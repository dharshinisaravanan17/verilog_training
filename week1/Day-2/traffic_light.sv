==> flow/design.v <==
module traffic_light (
    input wire clk,
    input wire rst,
    output reg [1:0] light    
);
    reg [3:0] timer;
    reg [1:0] state;
    localparam RED = 2'b00,
               GREEN = 2'b01,
               YELLOW = 2'b10;
    always @(posedge clk) begin
        if (rst) begin
            state <= RED;
            timer <= 0;
        end
        else begin
            case (state)
                RED: begin
                    if (timer == 4) begin
                        state <= GREEN;
                        timer <= 0;
                    end else timer <= timer + 1;
                end
                GREEN: begin
                    if (timer == 4) begin
                        state <= YELLOW;
                        timer <= 0;
                    end else timer <= timer + 1;
                end
                YELLOW: begin
                    if (timer == 1) begin
                        state <= RED;
                        timer <= 0;
                    end else timer <= timer + 1;
                end
            endcase
        end
        light <= state;
    end
endmodule
==> Step by step through the tools: traffic_light <==
What the tools print for traffic_light, step after step.
Lines are those of the file above, counted from 1.
Operators: Yosys type, input widths -> output width; for muxes data width and select width s.
{ "setup": {"top_module": "traffic_light", "clk_port": "clk", "library": "sky130hd", "lib_corner": "tt_025C_1v80"} }

==> Elaborated design <==
Source: Yosys, flattened and elaborated, memories not mapped. Widths are those after wreduce. Registers that Yosys merges into a memory's read port (data or address) are not register bits. Print and check cells do not count. Equal cells are merged and count once.
{ "bits": {"regBits": 8, "latch_bits": 0, "ramBits": 0, "rom_bits": 0, "clocked_rd_ports_x_width": 0, "mem_count": 0, "out_inout_bits": 2, "word_cells": 22} }
{ "op_classes": {"n_addsub": 1, "n_mul": 0, "div_mod_pow": 0, "compare": 0, "equal": 7, "n_shift": 0, "n_mux": 7, "n_logic": 0, "n_reduce_logical": 4} }
{ "op_table": {"columns": ["operator", "count"], "rows": [
  ["$pmux 4 s2", 1],
  ["$mux 4", 2],
  ["$ne 2x2->1 const B", 3],
  ["$pmux 2 s3", 1],
  ["$mux 2", 3],
  ["$add 4x1->4 const B", 1],
  ["$eq 4x1->1 const B", 1],
  ["$eq 4x3->1 const B", 1],
  ["$reduce_and 4->1", 1],
  ["$reduce_bool 3->1", 1],
  ["$eq 2x1->1 const B", 1],
  ["$eq 2x2->1 const B", 1],
  ["$logic_not 2->1", 1],
  ["$reduce_or 2->1", 1]
]} }

==> Depth <==
Depth = most cells in a row (Yosys ltp): at word level without a register or memory, in the mapped netlist without a sequential cell, where the memories' decode and read muxes count.
{ "logic_depth": {"depth_word": 3, "abc_area": 0, "mapped_depth": 5} }

==> Netlist <==
The flow's flattened synthesis, as Yosys stat reports it; memories are mapped. The netlist is that of the ABC_AREA named above (0 if unset); the other value can give another one.
{ "synth_totals": {"cells": 46, "yosys_area_um2": 488.0, "seqArea_um2": 160.2, "flip_flops": 8, "n_buf": 0} }
{ "types": {"columns": ["type", "count", "type_area_um2"], "rows": [
  ["sky130_fd_sc_hd__dfxtp_1", 8, 160.154],
  ["sky130_fd_sc_hd__ha_1", 9, 112.608],
  ["sky130_fd_sc_hd__a221oi_4", 1, 26.275],
  ["sky130_fd_sc_hd__nand3b_1", 3, 22.522],
  ["sky130_fd_sc_hd__inv_1", 5, 18.768],
  ["sky130_fd_sc_hd__xor2_1", 2, 17.517],
  ["sky130_fd_sc_hd__mux2_4", 1, 15.014],
  ["sky130_fd_sc_hd__nor3_1", 3, 15.014],
  ["sky130_fd_sc_hd__nand2b_1", 2, 12.512],
  ["sky130_fd_sc_hd__or3b_4", 1, 11.261],
  ["sky130_fd_sc_hd__mux2i_1", 1, 10.01],
  ["sky130_fd_sc_hd__a221oi_1", 1, 8.758],
  ["sky130_fd_sc_hd__nand4b_1", 1, 8.758],
  ["sky130_fd_sc_hd__xnor2_1", 1, 8.758],
  ["sky130_fd_sc_hd__a211oi_1", 1, 7.507],
  ["sky130_fd_sc_hd__nor2_1", 2, 7.507],
  ["sky130_fd_sc_hd__o211ai_1", 1, 7.507],
  ["sky130_fd_sc_hd__nor2b_1", 1, 6.256]
]} }
Other cell types: 2; their cells: 2.

==> Path before layout <==
Source: OpenSTA report_checks on the synthesized netlist (no wires, ideal clock, input and output delay 20% of the period each), path of least setup slack; recovery checks are left aside. Register names are those of the netlist, which keeps one name where synthesis merged equal registers.
{ "synth_path": {"kind": "reg-to-reg", "start": "reg timer[0]", "end": "reg state[0]", "clock_period_ns": 1.65, "t_first_pin_ns": 0.000, "arrival_time_ns": 1.538, "t_required_ns": 1.529, "slack_ns": -0.009, "delay_ns": 1.659, "path_stages": 5, "n_path_buf": 0, "synth_period_reached_ns": 1.659} }
"delay_ns" = arrival - input delay + setup time.
"path_stages": output pins that drive a net of the path, with the launching flip-flop's if there is one; two outputs of one cell count as two.
"synth_period_reached_ns" is the clock period less the worst setup slack; recovery checks do not enter. This is arithmetic on one report: input and output delays are still those of the set period (20% each).
Between the ends stands the longest chain of elaborated cells between them, by number of cells; it is not shown to be the way that was timed. Of several equally long chains one is given.
A line is the first line of the expression or statement that the cell stems from. Yosys adds cells for indexed reads and writes and turns some case tables into memories.
A register here has more assigning lines than the two given.
{ "synth_via": {"cell_sequence": "sky130_fd_sc_hd__dfxtp_1 sky130_fd_sc_hd__ha_1 sky130_fd_sc_hd__or3b_4 sky130_fd_sc_hd__a221oi_4 sky130_fd_sc_hd__mux2_4", "elab_chain_cells": 3, "cells_between": 10, "classes_between": "eq/ne (5); mux (4); reduce/logical (1)"} }
{ "synth_lines": {"columns": ["item", "line_no", "text"], "rows": [
  ["start, declared", 6, "reg [3:0] timer;"],
  ["start, assigned", 22, "end else timer <= timer + 1;"],
  ["start, assigned", 28, "end else timer <= timer + 1;"],
  ["$eq 4x1->1", 31, "if (timer == 1) begin"],
  ["$mux 2", 31, null],
  ["$pmux 2 s3", 17, "case (state)"],
  ["end, assigned", 13, "state <= RED;"],
  ["end, assigned", 20, "state <= GREEN;"],
  ["end, declared", 7, "reg [1:0] state;"]
]} }

==> Timing after layout <==
From the final timing report of stored run 1: the path of least setup slack in the routed layout; clock arrival at registers is part of the times.
{ "layout_path": {"kind": "reg-to-reg", "start": "reg state[0]", "end": "reg state[0]", "clock_period_ns": 1.8, "t_first_pin_ns": 0.25, "arrival_time_ns": 1.75, "t_required_ns": 1.94, "slack_ns": 0.19, "path_stages": 6, "n_path_buf": 0} }
Between the ends stands the longest chain of elaborated cells between them, by number of cells; it is not shown to be the way that was timed. Of several equally long chains one is given.
A register here has more assigning lines than the two given.
{ "layout_via": {"cell_sequence": "sky130_fd_sc_hd__dfxtp_4 sky130_fd_sc_hd__inv_2 sky130_fd_sc_hd__ha_1 sky130_fd_sc_hd__or2_1 sky130_fd_sc_hd__a221oi_4 sky130_fd_sc_hd__mux2_4", "elab_chain_cells": 3, "cells_between": 9, "lines_between": 1, "classes_between": "eq/ne (5); mux (1); reduce/logical (3)"} }
{ "layout_lines": {"columns": ["item", "line_no", "text"], "rows": [
  ["start, declared", 7, "reg [1:0] state;"],
  ["start, assigned", 13, "state <= RED;"],
  ["start, assigned", 20, "state <= GREEN;"],
  ["$eq 2x2->1", 17, "case (state)"],
  ["$ne 2x2->1", null, null],
  ["$reduce_and 4->1", null, null],
  ["end, assigned", 13, null],
  ["end, assigned", 20, null],
  ["end, declared", 7, null]
]} }

==> runs of traffic_light <==
Measured data: module traffic_light, platform sky130hd, 2 stored runs of the flow under differing settings, order arbitrary. Input and output delays are each 20% of the period that was set; the output load is 0.01 pF.
"finish__power__total" rests on the timing tool's default activity at the inputs, not on a simulated workload.

settings of stored run 1
{
  "period_ns": 1.8,
  "CORE_UTILIZATION": 31,
  "SETUP_SLACK_MARGIN": 0.36,
  "PLACE_DENSITY_LB_ADDON": 0.15,
  "CELL_PAD_IN_SITES_GLOBAL_PLACEMENT": 0,
  "CELL_PAD_IN_SITES_DETAIL_PLACEMENT": 2,
  "ABC_AREA": 0,
  "CTS_CLUSTER_DIAMETER": 324,
  "SLEW_MARGIN": 30,
  "MAX_ROUTING_LAYER": "met4",
  "CAP_MARGIN": 20,
  "CORE_MARGIN": 2
}
report of stored run 1
yosys chip area after synthesis (um^2): 488.0
finish__design__die__area: 1907.5
finish__design__instance__utilization: 0.4521
finish__timing__setup__ws: 0.187
finish__timing__setup__tns: 0.000
finish__power__total: 6.663e-04

settings of stored run 2
{
  "period_ns": 1.97,
  "CORE_UTILIZATION": 70,
  "CAP_MARGIN": 20,
  "CORE_MARGIN": 2,
  "SLEW_MARGIN": 20
}
report of stored run 2: did not finish, floorplan, PDN-0185
